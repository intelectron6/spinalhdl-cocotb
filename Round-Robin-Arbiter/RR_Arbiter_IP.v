==> flow/design.v <==
`timescale 1ns/1ps
module RR_Arbiter_IP (
  input  wire          io_axiStreamIn1_valid,
  output reg           io_axiStreamIn1_ready,
  input  wire [31:0]   io_axiStreamIn1_payload_data,
  input  wire          io_axiStreamIn1_payload_last,
  input  wire          io_axiStreamIn2_valid,
  output reg           io_axiStreamIn2_ready,
  input  wire [31:0]   io_axiStreamIn2_payload_data,
  input  wire          io_axiStreamIn2_payload_last,
  input  wire          io_axiStreamIn3_valid,
  output reg           io_axiStreamIn3_ready,
  input  wire [31:0]   io_axiStreamIn3_payload_data,
  input  wire          io_axiStreamIn3_payload_last,
  output reg           io_axiStreamOut_valid,
  input  wire          io_axiStreamOut_ready,
  output reg  [31:0]   io_axiStreamOut_payload_data,
  output reg           io_axiStreamOut_payload_last,
  input  wire          clk,
  input  wire          reset
);
  localparam fsm_enumDef_BOOT = 3'd0;
  localparam fsm_enumDef_IDLE = 3'd1;
  localparam fsm_enumDef_S1_ACTIVE = 3'd2;
  localparam fsm_enumDef_S2_ACTIVE = 3'd3;
  localparam fsm_enumDef_S3_ACTIVE = 3'd4;
  reg        [1:0]    rrPtr;
  wire                fsm_wantExit;
  reg                 fsm_wantStart;
  wire                fsm_wantKill;
  reg        [2:0]    fsm_stateReg;
  reg        [2:0]    fsm_stateNext;
  wire                io_axiStreamIn1_fire;
  wire                when_MyTopLevel_l72;
  wire                io_axiStreamIn2_fire;
  wire                when_MyTopLevel_l84;
  wire                io_axiStreamIn3_fire;
  wire                when_MyTopLevel_l96;
  always @(*) begin
    io_axiStreamOut_valid = 1'b0;
    case(fsm_stateReg)
      fsm_enumDef_IDLE : begin
      end
      fsm_enumDef_S1_ACTIVE : begin
        io_axiStreamOut_valid = io_axiStreamIn1_valid;
      end
      fsm_enumDef_S2_ACTIVE : begin
        io_axiStreamOut_valid = io_axiStreamIn2_valid;
      end
      fsm_enumDef_S3_ACTIVE : begin
        io_axiStreamOut_valid = io_axiStreamIn3_valid;
      end
      default : begin
      end
    endcase
  end
  always @(*) begin
    io_axiStreamOut_payload_data = 32'h00000000;
    case(fsm_stateReg)
      fsm_enumDef_IDLE : begin
      end
      fsm_enumDef_S1_ACTIVE : begin
        io_axiStreamOut_payload_data = io_axiStreamIn1_payload_data;
      end
      fsm_enumDef_S2_ACTIVE : begin
        io_axiStreamOut_payload_data = io_axiStreamIn2_payload_data;
      end
      fsm_enumDef_S3_ACTIVE : begin
        io_axiStreamOut_payload_data = io_axiStreamIn3_payload_data;
      end
      default : begin
      end
    endcase
  end
  always @(*) begin
    io_axiStreamOut_payload_last = 1'b0;
    case(fsm_stateReg)
      fsm_enumDef_IDLE : begin
      end
      fsm_enumDef_S1_ACTIVE : begin
        io_axiStreamOut_payload_last = io_axiStreamIn1_payload_last;
      end
      fsm_enumDef_S2_ACTIVE : begin
        io_axiStreamOut_payload_last = io_axiStreamIn2_payload_last;
      end
      fsm_enumDef_S3_ACTIVE : begin
        io_axiStreamOut_payload_last = io_axiStreamIn3_payload_last;
      end
      default : begin
      end
    endcase
  end
  always @(*) begin
    io_axiStreamIn1_ready = 1'b0;
    case(fsm_stateReg)
      fsm_enumDef_IDLE : begin
      end
      fsm_enumDef_S1_ACTIVE : begin
        io_axiStreamIn1_ready = io_axiStreamOut_ready;
      end
      fsm_enumDef_S2_ACTIVE : begin
      end
      fsm_enumDef_S3_ACTIVE : begin
      end
      default : begin
      end
    endcase
  end
  always @(*) begin
    io_axiStreamIn2_ready = 1'b0;
    case(fsm_stateReg)
      fsm_enumDef_IDLE : begin
      end
      fsm_enumDef_S1_ACTIVE : begin
      end
      fsm_enumDef_S2_ACTIVE : begin
        io_axiStreamIn2_ready = io_axiStreamOut_ready;
      end
      fsm_enumDef_S3_ACTIVE : begin
      end
      default : begin
      end
    endcase
  end
  always @(*) begin
    io_axiStreamIn3_ready = 1'b0;
    case(fsm_stateReg)
      fsm_enumDef_IDLE : begin
      end
      fsm_enumDef_S1_ACTIVE : begin
      end
      fsm_enumDef_S2_ACTIVE : begin
      end
      fsm_enumDef_S3_ACTIVE : begin
        io_axiStreamIn3_ready = io_axiStreamOut_ready;
      end
      default : begin
      end
    endcase
  end
  assign fsm_wantExit = 1'b0;
  always @(*) begin
    fsm_wantStart = 1'b0;
    case(fsm_stateReg)
      fsm_enumDef_IDLE : begin
      end
      fsm_enumDef_S1_ACTIVE : begin
      end
      fsm_enumDef_S2_ACTIVE : begin
      end
      fsm_enumDef_S3_ACTIVE : begin
      end
      default : begin
        fsm_wantStart = 1'b1;
      end
    endcase
  end
  assign fsm_wantKill = 1'b0;
  always @(*) begin
    fsm_stateNext = fsm_stateReg;
    case(fsm_stateReg)
      fsm_enumDef_IDLE : begin
        case(rrPtr)
          2'b00 : begin
            if(io_axiStreamIn1_valid) begin
              fsm_stateNext = fsm_enumDef_S1_ACTIVE;
            end else begin
              if(io_axiStreamIn2_valid) begin
                fsm_stateNext = fsm_enumDef_S2_ACTIVE;
              end else begin
                if(io_axiStreamIn3_valid) begin
                  fsm_stateNext = fsm_enumDef_S3_ACTIVE;
                end
              end
            end
          end
          2'b01 : begin
            if(io_axiStreamIn2_valid) begin
              fsm_stateNext = fsm_enumDef_S2_ACTIVE;
            end else begin
              if(io_axiStreamIn3_valid) begin
                fsm_stateNext = fsm_enumDef_S3_ACTIVE;
              end else begin
                if(io_axiStreamIn1_valid) begin
                  fsm_stateNext = fsm_enumDef_S1_ACTIVE;
                end
              end
            end
          end
          2'b10 : begin
            if(io_axiStreamIn3_valid) begin
              fsm_stateNext = fsm_enumDef_S3_ACTIVE;
            end else begin
              if(io_axiStreamIn1_valid) begin
                fsm_stateNext = fsm_enumDef_S1_ACTIVE;
              end else begin
                if(io_axiStreamIn2_valid) begin
                  fsm_stateNext = fsm_enumDef_S2_ACTIVE;
                end
              end
            end
          end
          default : begin
          end
        endcase
      end
      fsm_enumDef_S1_ACTIVE : begin
        if(when_MyTopLevel_l72) begin
          fsm_stateNext = fsm_enumDef_IDLE;
        end
      end
      fsm_enumDef_S2_ACTIVE : begin
        if(when_MyTopLevel_l84) begin
          fsm_stateNext = fsm_enumDef_IDLE;
        end
      end
      fsm_enumDef_S3_ACTIVE : begin
        if(when_MyTopLevel_l96) begin
          fsm_stateNext = fsm_enumDef_IDLE;
        end
      end
      default : begin
      end
    endcase
    if(fsm_wantStart) begin
      fsm_stateNext = fsm_enumDef_IDLE;
    end
    if(fsm_wantKill) begin
      fsm_stateNext = fsm_enumDef_BOOT;
    end
  end
  assign io_axiStreamIn1_fire = (io_axiStreamIn1_valid && io_axiStreamIn1_ready);
  assign when_MyTopLevel_l72 = (io_axiStreamIn1_fire && io_axiStreamIn1_payload_last);
  assign io_axiStreamIn2_fire = (io_axiStreamIn2_valid && io_axiStreamIn2_ready);
  assign when_MyTopLevel_l84 = (io_axiStreamIn2_fire && io_axiStreamIn2_payload_last);
  assign io_axiStreamIn3_fire = (io_axiStreamIn3_valid && io_axiStreamIn3_ready);
  assign when_MyTopLevel_l96 = (io_axiStreamIn3_fire && io_axiStreamIn3_payload_last);
  always @(posedge clk or posedge reset) begin
    if(reset) begin
      rrPtr <= 2'b00;
      fsm_stateReg <= fsm_enumDef_BOOT;
    end else begin
      fsm_stateReg <= fsm_stateNext;
      case(fsm_stateReg)
        fsm_enumDef_IDLE : begin
        end
        fsm_enumDef_S1_ACTIVE : begin
          if(when_MyTopLevel_l72) begin
            rrPtr <= 2'b01;
          end
        end
        fsm_enumDef_S2_ACTIVE : begin
          if(when_MyTopLevel_l84) begin
            rrPtr <= 2'b10;
          end
        end
        fsm_enumDef_S3_ACTIVE : begin
          if(when_MyTopLevel_l96) begin
            rrPtr <= 2'b00;
          end
        end
        default : begin
        end
      endcase
    end
  end
endmodule
Reports on RR_Arbiter_IP
Tool output for the design above, in the order of the flow.
Line numbers count from 1 in the design file above.
Operators: Yosys type, input widths -> output width; for muxes data width and select width s.
{ "setup": {"top_module": "RR_Arbiter_IP", "clock": "clk", "lib": "sky130hd", "corner": "tt_025C_1v80"} }

Elaborated design
Yosys after proc, flatten, opt, wreduce and memory -nomap, before mapping. Memory bits, and registers merged into a memory's read port (data or address), are not among the register bits. Print and check cells are not counted. Equal cells are merged and count once.
{ "word_totals": {"ff_bits": 5, "in_bits": 105} }
{ "classes": {"n_eq": 17, "mux": 25, "reduce_logical": 11} }
{ "ops": {"columns": ["operator", "count"], "rows": [
  ["$pmux 32 s3", 1],
  ["$mux 3", 13],
  ["$ne 6x6->1 const B", 3],
  ["$pmux 3 s4", 1],
  ["$ne 3x3->1 const B", 3],
  ["$pmux 3 s3", 1],
  ["$reduce_and 8->1", 1],
  ["$logic_and 1x1->1", 6],
  ["$ne 2x2->1 const B", 3],
  ["$eq 3x2->1 const B", 2],
  ["$pmux 2 s3", 1],
  ["$pmux 1 s3", 2],
  ["$mux 2", 3],
  ["$ne 5x1->1 const B", 1],
  ["$ne 5x3->1 const B", 1],
  ["$reduce_and 4->1", 1],
  ["$reduce_or 4->1", 1],
  ["$eq 3x1->1 const B", 1],
  ["$eq 3x3->1 const B", 1],
  ["$reduce_bool 3->1", 1],
  ["$mux 1", 3],
  ["$eq 2x1->1 const B", 1],
  ["$eq 2x2->1 const B", 1],
  ["$logic_not 2->1", 1]
]} }

Depth
Longest topological path by Yosys (ltp), each cell counted once; first at word level (registers and memories cut), then after technology mapping (sequential cells cut; the memories' decode and read muxes count).
{ "depth": {"ltp_word": 7, "abc_area": 0, "depth_mapped": 4, "ltp_nobuf": 3} }

After synthesis
Yosys stat after the flow's synthesis: flattened, memories mapped to cells. It holds for the ABC_AREA given above (unset counts as 0); a run with the other value may have another netlist.
Totals and module areas in this step are rounded.
{ "by_type": {"columns": ["cell", "count", "area_total_um2"], "rows": [
  ["sky130_fd_sc_hd__a222oi_1", 34, 340.326],
  ["sky130_fd_sc_hd__dfrtp_1", 6, 150.144],
  ["sky130_fd_sc_hd__inv_1", 39, 146.39],
  ["sky130_fd_sc_hd__dfstp_2", 2, 52.55],
  ["sky130_fd_sc_hd__buf_2", 6, 30.029],
  ["sky130_fd_sc_hd__nand3_1", 6, 30.029],
  ["sky130_fd_sc_hd__o311ai_1", 3, 26.275],
  ["sky130_fd_sc_hd__a21oi_1", 5, 25.024],
  ["sky130_fd_sc_hd__buf_6", 2, 22.522],
  ["sky130_fd_sc_hd__nand2_1", 6, 22.522],
  ["sky130_fd_sc_hd__and2_1", 3, 18.768],
  ["sky130_fd_sc_hd__clkbuf_1", 5, 18.768],
  ["sky130_fd_sc_hd__nor2_1", 4, 15.014],
  ["sky130_fd_sc_hd__a41o_1", 1, 10.01],
  ["sky130_fd_sc_hd__nor3_1", 2, 10.01],
  ["sky130_fd_sc_hd__o21ai_1", 2, 10.01],
  ["sky130_fd_sc_hd__a32oi_1", 1, 8.758],
  ["sky130_fd_sc_hd__a41oi_1", 1, 8.758]
]} }
Other cell types: 9; their cells: 10.
{ "synth_totals": {"mapped_cells": 138, "area_um2": 1010, "sequential_area_um2": 203, "ffs": 8, "buf_cells": 16} }

Worst setup path after synthesis
OpenSTA on the mapped netlist: ideal clock, no wires. The path of least setup slack (recovery checks aside). Input and output delay are each 20% of the period. Register names are those of the netlist, which keeps one name where synthesis merged equal registers.
{ "synth_path": {"kind": "flip-flop to output port", "start": "reg fsm_stateReg", "end": "out io_axiStreamOut_payload_data[8]", "tclk_ps": 1880, "out_delay_ps": 376, "arrival_time_ps": 1042, "t_required_ps": 1504, "path_slack_ps": 462, "delay_ps": 1042, "driving_pins": 5, "period_less_setup_slack_ps": 1418} }
"delay_ps" is the arrival time less input delay plus setup time.
At an output port there is no setup time.
"driving_pins" counts driving pins, that of a launching flip-flop among them; a cell with two outputs on the path counts twice.
"period_less_setup_slack_ps" is the clock period less the worst setup slack; recovery checks do not enter. This is arithmetic on one report: input and output delays are still those of the set period (20% each).
An end named without its bit number is one bit of that signal or, where synthesis recoded a state register, one of its new flip-flops.
{ "synth_between": {"cell_sequence": "sky130_fd_sc_hd__dfrtp_1 > sky130_fd_sc_hd__buf_6 > sky130_fd_sc_hd__buf_6 > sky130_fd_sc_hd__a222oi_1 > sky130_fd_sc_hd__inv_1"} }
{ "synth_rtl": {"columns": ["item", "line", "source"], "rows": [
  ["from (decl)", 31, "reg        [2:0]    fsm_stateReg;"],
  ["from (assign)", 241, "fsm_stateReg <= fsm_enumDef_BOOT;"],
  ["from (assign)", 243, "fsm_stateReg <= fsm_stateNext;"],
  ["to (decl)", 17, "output reg  [31:0]   io_axiStreamOut_payload_data,"]
]} }
No chain of elaborated cells between the ends is given.

==> runs of RR_Arbiter_IP <==
2 stored runs of RR_Arbiter_IP in the flow (synthesis by Yosys, layout by OpenROAD, sky130hd cells), in arbitrary order. Constraints: input delay and output delay 20% of the set period each, output load 0.01 pF.

==> entry A: settings <==
{ "period_ns": 1.57, "SETUP_SLACK_MARGIN": 0.38, "CAP_MARGIN": 20, "CORE_MARGIN": 2, "CORE_UTILIZATION": 40, "SLEW_MARGIN": 20 }
==> entry A: results <==
stopped before the end: placement reported GPL-0301

==> entry B: settings <==
{ "period_ns": 1.02, "CORE_UTILIZATION": 63, "SETUP_SLACK_MARGIN": 0.31, "PLACE_DENSITY": 0.76, "CORE_ASPECT_RATIO": 0.64, "CORE_MARGIN": 5, "CELL_PAD_IN_SITES_GLOBAL_PLACEMENT": 2, "TNS_END_PERCENT": 70, "ABC_AREA": 1, "CTS_CLUSTER_SIZE": 98, "CTS_CLUSTER_DIAMETER": 266, "SLEW_MARGIN": 35, "CAP_MARGIN": 20 }
==> entry B: results <==
stopped before the end: placement reported GPL-0301
