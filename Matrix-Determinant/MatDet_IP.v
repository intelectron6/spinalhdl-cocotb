==> flow/design.v <==
`timescale 1ns/1ps
module MatDet_IP (
  input  wire          axi_aw_valid,
  output wire          axi_aw_ready,
  input  wire [5:0]    axi_aw_payload_addr,
  input  wire [2:0]    axi_aw_payload_prot,
  input  wire          axi_w_valid,
  output wire          axi_w_ready,
  input  wire [31:0]   axi_w_payload_data,
  input  wire [3:0]    axi_w_payload_strb,
  output wire          axi_b_valid,
  input  wire          axi_b_ready,
  output wire [1:0]    axi_b_payload_resp,
  input  wire          axi_ar_valid,
  output reg           axi_ar_ready,
  input  wire [5:0]    axi_ar_payload_addr,
  input  wire [2:0]    axi_ar_payload_prot,
  output wire          axi_r_valid,
  input  wire          axi_r_ready,
  output wire [31:0]   axi_r_payload_data,
  output wire [1:0]    axi_r_payload_resp,
  input  wire          clk,
  input  wire          reset
);
  localparam fsm_enumDef_BOOT = 3'd0;
  localparam fsm_enumDef_stateA = 3'd1;
  localparam fsm_enumDef_stateB = 3'd2;
  localparam fsm_enumDef_stateC = 3'd3;
  localparam fsm_enumDef_stateD = 3'd4;
  wire       [23:0]   _zz_result;
  wire       [15:0]   _zz_result_1;
  wire       [15:0]   _zz_result_2;
  wire       [15:0]   _zz_result_3;
  wire                slv_readErrorFlag;
  wire                slv_writeErrorFlag;
  wire                slv_readHaltRequest;
  wire                slv_writeHaltRequest;
  wire                slv_writeJoinEvent_valid;
  wire                slv_writeJoinEvent_ready;
  wire                slv_writeOccur;
  reg        [1:0]    slv_writeRsp_resp;
  wire                slv_writeJoinEvent_translated_valid;
  wire                slv_writeJoinEvent_translated_ready;
  wire       [1:0]    slv_writeJoinEvent_translated_payload_resp;
  wire                _zz_slv_writeJoinEvent_translated_ready;
  reg                 _zz_slv_writeJoinEvent_translated_ready_1;
  wire                _zz_axi_b_valid;
  reg                 _zz_axi_b_valid_1;
  reg        [1:0]    _zz_axi_b_payload_resp;
  wire                when_Stream_l369;
  wire                slv_readDataStage_valid;
  wire                slv_readDataStage_ready;
  wire       [5:0]    slv_readDataStage_payload_addr;
  wire       [2:0]    slv_readDataStage_payload_prot;
  reg                 axi_ar_rValid;
  reg        [5:0]    axi_ar_rData_addr;
  reg        [2:0]    axi_ar_rData_prot;
  wire                when_Stream_l369_1;
  reg        [31:0]   slv_readRsp_data;
  reg        [1:0]    slv_readRsp_resp;
  wire                _zz_axi_r_valid;
  wire       [5:0]    slv_readAddressMasked;
  wire       [5:0]    slv_writeAddressMasked;
  wire                slv_readOccur;
  reg        [31:0]   regs_0;
  reg        [31:0]   regs_1;
  reg        [31:0]   regs_2;
  reg        [31:0]   regs_3;
  reg        [31:0]   regs_4;
  reg        [31:0]   regs_5;
  reg        [31:0]   regs_6;
  reg        [31:0]   regs_7;
  reg        [31:0]   regs_8;
  reg        [31:0]   regs_9;
  reg        [31:0]   regs_10;
  reg        [31:0]   regs_11;
  reg        [23:0]   result;
  reg        [7:0]    a;
  reg        [7:0]    b;
  reg        [7:0]    c;
  reg        [7:0]    d;
  reg        [7:0]    e;
  reg        [0:0]    indreg;
  reg                 comp_en;
  wire                fsm_wantExit;
  reg                 fsm_wantStart;
  wire                fsm_wantKill;
  wire                when_MyTopLevel_l136;
  reg        [2:0]    fsm_stateReg;
  reg        [2:0]    fsm_stateNext;
  wire                when_MyTopLevel_l60;
  wire                when_MyTopLevel_l62;
  assign _zz_result = ($signed(a) * $signed(_zz_result_1));
  assign _zz_result_1 = ($signed(_zz_result_2) - $signed(_zz_result_3));
  assign _zz_result_2 = ($signed(b) * $signed(c));
  assign _zz_result_3 = ($signed(d) * $signed(e));
  assign slv_readErrorFlag = 1'b0;
  assign slv_writeErrorFlag = 1'b0;
  assign slv_readHaltRequest = 1'b0;
  assign slv_writeHaltRequest = 1'b0;
  assign slv_writeOccur = (slv_writeJoinEvent_valid && slv_writeJoinEvent_ready);
  assign slv_writeJoinEvent_valid = (axi_aw_valid && axi_w_valid);
  assign axi_aw_ready = slv_writeOccur;
  assign axi_w_ready = slv_writeOccur;
  assign slv_writeJoinEvent_translated_valid = slv_writeJoinEvent_valid;
  assign slv_writeJoinEvent_ready = slv_writeJoinEvent_translated_ready;
  assign slv_writeJoinEvent_translated_payload_resp = slv_writeRsp_resp;
  assign _zz_slv_writeJoinEvent_translated_ready = (! slv_writeHaltRequest);
  assign slv_writeJoinEvent_translated_ready = (_zz_slv_writeJoinEvent_translated_ready_1 && _zz_slv_writeJoinEvent_translated_ready);
  always @(*) begin
    _zz_slv_writeJoinEvent_translated_ready_1 = axi_b_ready;
    if(when_Stream_l369) begin
      _zz_slv_writeJoinEvent_translated_ready_1 = 1'b1;
    end
  end
  assign when_Stream_l369 = (! _zz_axi_b_valid);
  assign _zz_axi_b_valid = _zz_axi_b_valid_1;
  assign axi_b_valid = _zz_axi_b_valid;
  assign axi_b_payload_resp = _zz_axi_b_payload_resp;
  always @(*) begin
    axi_ar_ready = slv_readDataStage_ready;
    if(when_Stream_l369_1) begin
      axi_ar_ready = 1'b1;
    end
  end
  assign when_Stream_l369_1 = (! slv_readDataStage_valid);
  assign slv_readDataStage_valid = axi_ar_rValid;
  assign slv_readDataStage_payload_addr = axi_ar_rData_addr;
  assign slv_readDataStage_payload_prot = axi_ar_rData_prot;
  assign _zz_axi_r_valid = (! slv_readHaltRequest);
  assign slv_readDataStage_ready = (axi_r_ready && _zz_axi_r_valid);
  assign axi_r_valid = (slv_readDataStage_valid && _zz_axi_r_valid);
  assign axi_r_payload_data = slv_readRsp_data;
  assign axi_r_payload_resp = slv_readRsp_resp;
  always @(*) begin
    if(slv_writeErrorFlag) begin
      slv_writeRsp_resp = 2'b10;
    end else begin
      slv_writeRsp_resp = 2'b00;
    end
  end
  always @(*) begin
    if(slv_readErrorFlag) begin
      slv_readRsp_resp = 2'b10;
    end else begin
      slv_readRsp_resp = 2'b00;
    end
  end
  always @(*) begin
    slv_readRsp_data = 32'h00000000;
    case(slv_readAddressMasked)
      6'h00 : begin
        slv_readRsp_data[31 : 0] = regs_0;
      end
      6'h04 : begin
        slv_readRsp_data[31 : 0] = regs_1;
      end
      6'h08 : begin
        slv_readRsp_data[31 : 0] = regs_2;
      end
      6'h0c : begin
        slv_readRsp_data[31 : 0] = regs_3;
      end
      6'h10 : begin
        slv_readRsp_data[31 : 0] = regs_4;
      end
      6'h14 : begin
        slv_readRsp_data[31 : 0] = regs_5;
      end
      6'h18 : begin
        slv_readRsp_data[31 : 0] = regs_6;
      end
      6'h1c : begin
        slv_readRsp_data[31 : 0] = regs_7;
      end
      6'h20 : begin
        slv_readRsp_data[31 : 0] = regs_8;
      end
      6'h24 : begin
        slv_readRsp_data[31 : 0] = regs_9;
      end
      6'h28 : begin
        slv_readRsp_data[31 : 0] = regs_10;
      end
      6'h2c : begin
        slv_readRsp_data[31 : 0] = regs_11;
      end
      default : begin
      end
    endcase
  end
  assign slv_readAddressMasked = (slv_readDataStage_payload_addr & (~ 6'h03));
  assign slv_writeAddressMasked = (axi_aw_payload_addr & (~ 6'h03));
  assign slv_readOccur = (axi_r_valid && axi_r_ready);
  assign fsm_wantExit = 1'b0;
  always @(*) begin
    fsm_wantStart = 1'b0;
    case(fsm_stateReg)
      fsm_enumDef_stateA : begin
      end
      fsm_enumDef_stateB : begin
      end
      fsm_enumDef_stateC : begin
      end
      fsm_enumDef_stateD : begin
      end
      default : begin
        fsm_wantStart = 1'b1;
      end
    endcase
  end
  assign fsm_wantKill = 1'b0;
  always @(*) begin
    comp_en = 1'b0;
    case(fsm_stateReg)
      fsm_enumDef_stateA : begin
        comp_en = 1'b0;
      end
      fsm_enumDef_stateB : begin
        comp_en = 1'b1;
      end
      fsm_enumDef_stateC : begin
        comp_en = 1'b1;
      end
      fsm_enumDef_stateD : begin
        comp_en = 1'b1;
      end
      default : begin
      end
    endcase
  end
  always @(*) begin
    a = 8'h00;
    case(fsm_stateReg)
      fsm_enumDef_stateA : begin
      end
      fsm_enumDef_stateB : begin
        a = regs_0[7:0];
      end
      fsm_enumDef_stateC : begin
        a = regs_1[7:0];
      end
      fsm_enumDef_stateD : begin
        a = regs_2[7:0];
      end
      default : begin
      end
    endcase
  end
  always @(*) begin
    b = 8'h00;
    case(fsm_stateReg)
      fsm_enumDef_stateA : begin
      end
      fsm_enumDef_stateB : begin
        b = regs_4[7:0];
      end
      fsm_enumDef_stateC : begin
        b = regs_6[7:0];
      end
      fsm_enumDef_stateD : begin
        b = regs_3[7:0];
      end
      default : begin
      end
    endcase
  end
  always @(*) begin
    c = 8'h00;
    case(fsm_stateReg)
      fsm_enumDef_stateA : begin
      end
      fsm_enumDef_stateB : begin
        c = regs_8[7:0];
      end
      fsm_enumDef_stateC : begin
        c = regs_5[7:0];
      end
      fsm_enumDef_stateD : begin
        c = regs_7[7:0];
      end
      default : begin
      end
    endcase
  end
  always @(*) begin
    d = 8'h00;
    case(fsm_stateReg)
      fsm_enumDef_stateA : begin
      end
      fsm_enumDef_stateB : begin
        d = regs_7[7:0];
      end
      fsm_enumDef_stateC : begin
        d = regs_8[7:0];
      end
      fsm_enumDef_stateD : begin
        d = regs_4[7:0];
      end
      default : begin
      end
    endcase
  end
  always @(*) begin
    e = 8'h00;
    case(fsm_stateReg)
      fsm_enumDef_stateA : begin
      end
      fsm_enumDef_stateB : begin
        e = regs_5[7:0];
      end
      fsm_enumDef_stateC : begin
        e = regs_3[7:0];
      end
      fsm_enumDef_stateD : begin
        e = regs_6[7:0];
      end
      default : begin
      end
    endcase
  end
  assign when_MyTopLevel_l136 = (comp_en == 1'b1);
  always @(*) begin
    fsm_stateNext = fsm_stateReg;
    case(fsm_stateReg)
      fsm_enumDef_stateA : begin
        if(when_MyTopLevel_l60) begin
          if(!when_MyTopLevel_l62) begin
            fsm_stateNext = fsm_enumDef_stateB;
          end
        end
      end
      fsm_enumDef_stateB : begin
        fsm_stateNext = fsm_enumDef_stateC;
      end
      fsm_enumDef_stateC : begin
        fsm_stateNext = fsm_enumDef_stateD;
      end
      fsm_enumDef_stateD : begin
        fsm_stateNext = fsm_enumDef_stateA;
      end
      default : begin
      end
    endcase
    if(fsm_wantStart) begin
      fsm_stateNext = fsm_enumDef_stateA;
    end
    if(fsm_wantKill) begin
      fsm_stateNext = fsm_enumDef_BOOT;
    end
  end
  assign when_MyTopLevel_l60 = ($signed(regs_10) == $signed(32'h00000001));
  assign when_MyTopLevel_l62 = (indreg == 1'b1);
  always @(posedge clk or posedge reset) begin
    if(reset) begin
      _zz_axi_b_valid_1 <= 1'b0;
      axi_ar_rValid <= 1'b0;
      regs_0 <= 32'h00000000;
      regs_1 <= 32'h00000000;
      regs_2 <= 32'h00000000;
      regs_3 <= 32'h00000000;
      regs_4 <= 32'h00000000;
      regs_5 <= 32'h00000000;
      regs_6 <= 32'h00000000;
      regs_7 <= 32'h00000000;
      regs_8 <= 32'h00000000;
      regs_9 <= 32'h00000000;
      regs_10 <= 32'h00000000;
      regs_11 <= 32'h00000000;
      result <= 24'h000000;
      indreg <= 1'b0;
      fsm_stateReg <= fsm_enumDef_BOOT;
    end else begin
      if(_zz_slv_writeJoinEvent_translated_ready_1) begin
        _zz_axi_b_valid_1 <= (slv_writeJoinEvent_translated_valid && _zz_slv_writeJoinEvent_translated_ready);
      end
      if(axi_ar_ready) begin
        axi_ar_rValid <= axi_ar_valid;
      end
      if(when_MyTopLevel_l136) begin
        result <= ($signed(result) + $signed(_zz_result));
      end
      case(slv_writeAddressMasked)
        6'h00 : begin
          if(slv_writeOccur) begin
            regs_0 <= axi_w_payload_data[31 : 0];
          end
        end
        6'h04 : begin
          if(slv_writeOccur) begin
            regs_1 <= axi_w_payload_data[31 : 0];
          end
        end
        6'h08 : begin
          if(slv_writeOccur) begin
            regs_2 <= axi_w_payload_data[31 : 0];
          end
        end
        6'h0c : begin
          if(slv_writeOccur) begin
            regs_3 <= axi_w_payload_data[31 : 0];
          end
        end
        6'h10 : begin
          if(slv_writeOccur) begin
            regs_4 <= axi_w_payload_data[31 : 0];
          end
        end
        6'h14 : begin
          if(slv_writeOccur) begin
            regs_5 <= axi_w_payload_data[31 : 0];
          end
        end
        6'h18 : begin
          if(slv_writeOccur) begin
            regs_6 <= axi_w_payload_data[31 : 0];
          end
        end
        6'h1c : begin
          if(slv_writeOccur) begin
            regs_7 <= axi_w_payload_data[31 : 0];
          end
        end
        6'h20 : begin
          if(slv_writeOccur) begin
            regs_8 <= axi_w_payload_data[31 : 0];
          end
        end
        6'h24 : begin
          if(slv_writeOccur) begin
            regs_9 <= axi_w_payload_data[31 : 0];
          end
        end
        6'h28 : begin
          if(slv_writeOccur) begin
            regs_10 <= axi_w_payload_data[31 : 0];
          end
        end
        6'h2c : begin
          if(slv_writeOccur) begin
            regs_11 <= axi_w_payload_data[31 : 0];
          end
        end
        default : begin
        end
      endcase
      fsm_stateReg <= fsm_stateNext;
      case(fsm_stateReg)
        fsm_enumDef_stateA : begin
          if(when_MyTopLevel_l60) begin
            if(when_MyTopLevel_l62) begin
              regs_9 <= {{8{result[23]}}, result};
              regs_10 <= 32'h00000000;
              regs_11 <= 32'h00000002;
            end else begin
              regs_9 <= 32'h00000000;
              regs_11 <= 32'h00000001;
            end
          end
        end
        fsm_enumDef_stateB : begin
        end
        fsm_enumDef_stateC : begin
        end
        fsm_enumDef_stateD : begin
          indreg <= 1'b1;
        end
        default : begin
        end
      endcase
    end
  end
  always @(posedge clk) begin
    if(_zz_slv_writeJoinEvent_translated_ready_1) begin
      _zz_axi_b_payload_resp <= slv_writeJoinEvent_translated_payload_resp;
    end
    if(axi_ar_ready) begin
      axi_ar_rData_addr <= axi_ar_payload_addr;
      axi_ar_rData_prot <= axi_ar_payload_prot;
    end
  end
endmodule
# [Reports on MatDet_IP]
# Tool output for the design above, in the order of the flow.
# Lines are those of the file above, counted from 1.
# Cell names lack the library's common part.
# Not given: -
[setup] design="MatDet_IP" clock_port="clk" lib="sky130hd" pvt_corner="tt_025C_1v80"

# [Elaborated design]
# Counts by Yosys on the flattened word-level netlist (proc, flatten, opt, wreduce; memories kept). Register bits leave out memories and registers merged into their read ports (data or address). Print and check cells are left out. Cells with the same type and inputs are merged into one.
[bits] regBits=420 in_bits=61 output_inout_bits=41 elab_cells=97
[op_classes] n_addsub=2 mul=3 equal=30 n_mux=28 reduce_and_logical=16
[ops] cell="32-bit two-way mux" n=14
[ops] cell="32-bit case mux with 12-bit select" n=1
[ops] cell="8-bit by 8-bit multiplier with 16-bit output" n=2
[ops] cell="8-bit by 16-bit multiplier with 24-bit output" n=1
[ops] cell="8-bit case mux with 3-bit select" n=5
[ops] cell="32-bit by 2-bit == test with 1-bit output with constant B" n=1
[ops] cell="4-bit by 3-bit == test with 1-bit output with constant B" n=8
[ops] cell="4-bit == test with constant B" n=8
[ops] cell="24-bit adder" n=1
[ops] cell="2-bit AND reduction" n=9
[ops] cell="16-bit subtractor" n=1
[ops] cell="4-bit by 2-bit == test with 1-bit output with constant B" n=4
[ops] cell="6-bit zero test" n=2
[ops] cell="3-bit case mux with 4-bit select" n=1
[ops] cell="3-bit two-way mux" n=3
[ops] cell="4-bit by 1-bit == test with 1-bit output with constant B" n=2
[ops] cell="3-bit by 2-bit == test with 1-bit output with constant B" n=2
[ops] cell="3-bit != test with constant B" n=2
[ops] cell="5-bit by 1-bit != test with 1-bit output with constant B" n=1
[ops] cell="4-bit OR reduction" n=1
[ops] cell="3-bit by 1-bit == test with 1-bit output with constant B" n=1
[ops] cell="3-bit == test with constant B" n=1
[ops] cell="3-bit AND reduction" n=1
[ops] cell="3-bit OR reduction" n=1
[ops] cell="1-bit two-way mux" n=3
[ops] cell="1-bit logical AND" n=2
[ops] cell="2-bit two-way mux" n=1

# [Depth]
# Longest topological path by Yosys (ltp), each cell counted once; first at word level (registers and memories cut), then after technology mapping (sequential cells cut; the memories' decode and read muxes count).
[depth] word_depth=7 abc_area=0 ltp_mapped=46 ltp_nobuf=41

# [Mapped cells and area]
# The flow's flattened synthesis, as Yosys stat reports it; memories are mapped. The netlist is that of the ABC_AREA named above (0 if unset); the other value can give another one.
[by_type] type="dfrtp_1" n=415 type_area_um2=1.04E+04
[by_type] type="fa_1" n=256 type_area_um2=5.12E+03
[by_type] type="mux2_2" n=268 type_area_um2=3.02E+03
[by_type] type="ha_1" n=108 type_area_um2=1.35E+03
[by_type] type="nand2_1" n=309 type_area_um2=1.16E+03
[by_type] type="inv_1" n=303 type_area_um2=1.14E+03
[by_type] type="a221oi_1" n=97 type_area_um2=849.565
[by_type] type="a22o_1" n=96 type_area_um2=840.806
[by_type] type="a21oi_1" n=115 type_area_um2=575.552
[by_type] type="nor2_1" n=150 type_area_um2=563.04
[by_type] type="clkbuf_1" n=138 type_area_um2=517.997
[by_type] type="mux2_1" n=30 type_area_um2=337.824
[by_type] type="a222oi_1" n=28 type_area_um2=280.269
[by_type] type="xnor2_1" n=31 type_area_um2=271.51
[by_type] type="and2_1" n=41 type_area_um2=256.496
[by_type] type="or2_2" n=41 type_area_um2=256.496
[by_type] type="nand3_1" n=45 type_area_um2=225.216
[by_type] type="a31oi_1" n=35 type_area_um2=218.96
# Other cell types: 48; their cells: 224.
[mapped] stdcells=2730 area_um2=29002.8 sequential_area_um2=10531.4 flip_flops=420 buffers=169

# [Timing after synthesis]
# Source: OpenSTA report_checks on the synthesized netlist (no wires, ideal clock, input and output delay 20% of the period each), path of least setup slack; recovery checks are left aside. Register names are those of the netlist, which keeps one name where synthesis merged equal registers.
[synth_timing] path_type="reg2reg" startpoint="register fsm_stateReg" endpoint="register result[23]" tclk_ns=13.9 setup_ns=0.069 launch_ns=0.000 arrival_time_ns=11.026 t_required_ns=13.831 setup_slack_ns=2.805 delay_ns=11.095 path_stages=40 path_buffers=3 synth_period_reached_ns=11.095
# "delay_ns" is the arrival time less input delay plus setup time.
# "path_stages": output pins that drive a net of the path, with the launching flip-flop's if there is one; two outputs of one cell count as two.
# "synth_period_reached_ns" is the clock period less the worst setup slack; recovery checks do not enter. This is arithmetic on one report: input and output delays are still those of the set period (20% each).
# Where an end lacks its bit number, it is one bit of the signal, or one of the new flip-flops if synthesis recoded a state register.
[synth_between] path_cell_list="dfrtp_1 clkbuf_1 clkbuf_1 a222oi_1 or2_2 inv_1 fa_1 inv_1 fa_1 inv_1 fa_1 inv_1 fa_1 fa_1 inv_1 fa_1 inv_1 ha_1 [4 not listed] or2_1 buf_2 nor2_1 fa_1 inv_1 fa_1 fa_1 inv_1 fa_1 ha_1 xnor2_1 xnor3_1 xnor2_1 nand3_1 a211o_1 o211ai_2 or4b_1 nand3_1"
[synth_lines] element="from (decl)" line_no=89 source="reg        [2:0]    fsm_stateReg;"
[synth_lines] element="from (assign)" line_no=372 source="fsm_stateReg <= fsm_enumDef_BOOT;"
[synth_lines] element="from (assign)" line_no=447 source="fsm_stateReg <= fsm_stateNext;"
[synth_lines] element="to (assign)" line_no=370 source="result <= 24'h000000;"
[synth_lines] element="to (assign)" line_no=381 source="result <= ($signed(result) + $signed(_zz_result));"
[synth_lines] element="to (decl)" line_no=77 source="reg        [23:0]   result;"
# Chain of elaborated cells between the ends: none given.

# [Path in the finished layout]
# Path of least setup slack in the final report of job 1 (OpenROAD, finished layout, wires in). Where an end is a register, its clock arrival counts in the times.
[layout_timing] path_type="reg2reg" startpoint="register fsm_stateReg" endpoint="register result[23]" tclk_ns=14.8 setup_ns=0.12 launch_ns=0.56 arrival_time_ns=12.19 t_required_ns=15.25 setup_slack_ns=3.06 path_stages=39 path_buffers=2
# Where an end lacks its bit number, it is one bit of the signal, or one of the new flip-flops if synthesis recoded a state register.
# The rows between start and end are the longest chain of elaborated cells between them; the timing report does not say that the signal goes this way. Where chains are equally long, one stands for them.
# Each line given opens the expression or statement behind the cell; cells for indexed reads and writes are added by Yosys, which also makes memories of some case tables.
[layout_between] path_cell_list="dfrtp_1 buf_4 a222oi_1 buf_4 or2_2 inv_1 fa_1 inv_1 fa_1 inv_1 fa_1 inv_1 fa_1 fa_1 inv_1 fa_1 inv_1 ha_1 [3 not listed] a21oi_1 or2_4 nor2_1 ha_1 a21oi_1 fa_1 fa_1 inv_1 fa_1 ha_1 xnor2_1 xnor3_1 xnor2_2 and3_1 a2111oi_1 o211ai_2 or4b_1 nand3_1" elab_chain_cells=6 cone_cells=15 cone_classes="add/sub: 2; mul: 3; eq/ne: 3; mux: 6; reduce/logical: 1"
[layout_lines] element="from (decl)" line_no=89 source="reg        [2:0]    fsm_stateReg;"
[layout_lines] element="from (assign)" line_no=372 source="fsm_stateReg <= fsm_enumDef_BOOT;"
[layout_lines] element="from (assign)" line_no=447 source="fsm_stateReg <= fsm_stateNext;"
[layout_lines] element="3-bit == test" line_no=252 source="case(fsm_stateReg)"
[layout_lines] element="8-bit case mux with 3-bit select" line_no=252
[layout_lines] element="8-bit by 8-bit multiplier with 16-bit output" line_no=95 source="assign _zz_result_2 = ($signed(b) * $signed(c));"
[layout_lines] element="16-bit subtractor" line_no=94 source="assign _zz_result_1 = ($signed(_zz_result_2) - $signed(_zz_result_3));"
[layout_lines] element="8-bit by 16-bit multiplier with 24-bit output" line_no=93 source="assign _zz_result = ($signed(a) * $signed(_zz_result_1));"
[layout_lines] element="24-bit adder" line_no=381 source="result <= ($signed(result) + $signed(_zz_result));"
[layout_lines] element="to (assign)" line_no=370 source="result <= 24'h000000;"
[layout_lines] element="to (assign)" line_no=381
[layout_lines] element="to (decl)" line_no=77 source="reg        [23:0]   result;"

# Flow runs of MatDet_IP

Top module MatDet_IP; platform sky130hd; tools Yosys and OpenROAD; 2 stored runs in no particular order. Input and output delays are each 20% of the period that was set; the output load is 0.01 pF.
By "achieved_period_ns" is meant the clock period of the run minus its worst setup slack. This is arithmetic on one report: input and output delays are still those of the set period (20% each).
"worst_path_time_ns" means the part of the period allowed to the worst setup path (the constraints hold back 20% at inputs and 20% at outputs) less its slack; where the path has registers, the arrival times of their clocks count too.
By "design_power_w" is meant OpenSTA's value without simulated activity: inputs other than the clock are taken to toggle once in ten clock periods, and the tool carries that through the logic.

[flow] job 1: files
==> flow/run.sh <==
#!/bin/bash
# the make line also repeats the synthesis and layout settings of config.mk as NAME=value (left out here)
make -C /OpenROAD-flow-scripts/flow DESIGN_CONFIG=/design/flow/config.mk WORK_HOME=/design/flow/orfs CLKGATE_MAP_FILE= finish
==> flow/config.mk <==
export PLATFORM = sky130hd
export DESIGN_NAME = MatDet_IP
export DESIGN_NICKNAME = MatDet_IP
export VERILOG_FILES = /design/flow/design.v
export SDC_FILE = /design/flow/constraint.sdc
export NUM_CORES = 4
export LEC_CHECK = 0
export CAP_MARGIN = 20
export CELL_PAD_IN_SITES_DETAIL_PLACEMENT = 0
export CELL_PAD_IN_SITES_GLOBAL_PLACEMENT = 1
export CORE_MARGIN = 2
export CORE_UTILIZATION = 44
export CTS_CLUSTER_DIAMETER = 291
export CTS_CLUSTER_SIZE = 27
export GPL_ROUTABILITY_DRIVEN = 1
export GPL_TIMING_DRIVEN = 1
export MIN_ROUTING_LAYER = met1
export PLACE_DENSITY_LB_ADDON = 0.07
export SETUP_SLACK_MARGIN = 2.39
export SLEW_MARGIN = 20
==> flow/constraint.sdc <==
create_clock -name core_clock -period 14.8 [get_ports {clk}]
set_input_delay 2.9600 -clock core_clock [delete_from_list [all_inputs] [get_ports {clk}]]
set_output_delay 2.9600 -clock core_clock [all_outputs]
set_load 0.01 [all_outputs]

[flow] job 1: metrics
[metrics] total_die_area_um2 = 67985.3
[metrics] achieved_period_ns = 11.736
[metrics] synthArea_um2 = 29002.8
[metrics] design_power_w = 0.002606
[metrics] worst_path_time_ns = 11.74
[metrics] path_kind = reg2reg
[metrics] fin_hold_ws_ns = 0.498
[metrics] fin_util_frac = 0.483
[metrics] post_route_stdcell_area_um2 = 31626.6
[metrics] fin_ws_ns = 3.064
[metrics] final_setup_tns_ns = 0.000

[flow] job 2: files
==> flow/run.sh <==
#!/bin/bash
# the make line also repeats the synthesis and layout settings of config.mk as NAME=value (left out here)
make -C /OpenROAD-flow-scripts/flow DESIGN_CONFIG=/design/flow/config.mk WORK_HOME=/design/flow/orfs CLKGATE_MAP_FILE= finish
==> flow/config.mk <==
export PLATFORM = sky130hd
export DESIGN_NAME = MatDet_IP
export DESIGN_NICKNAME = MatDet_IP
export VERILOG_FILES = /design/flow/design.v
export SDC_FILE = /design/flow/constraint.sdc
export NUM_CORES = 4
export LEC_CHECK = 0
export CAP_MARGIN = 10
export CELL_PAD_IN_SITES_DETAIL_PLACEMENT = 2
export CORE_MARGIN = 5
export CORE_UTILIZATION = 51
export GPL_TIMING_DRIVEN = 1
export PLACE_DENSITY = 0.59
export SETUP_SLACK_MARGIN = 2.95
export SLEW_MARGIN = 20
==> flow/constraint.sdc <==
create_clock -name core_clock -period 12.0 [get_ports {clk}]
set_input_delay 2.4000 -clock core_clock [delete_from_list [all_inputs] [get_ports {clk}]]
set_output_delay 2.4000 -clock core_clock [all_outputs]
set_load 0.01 [all_outputs]

[flow] job 2: incomplete, clock tree synthesis halted on DPL-0033
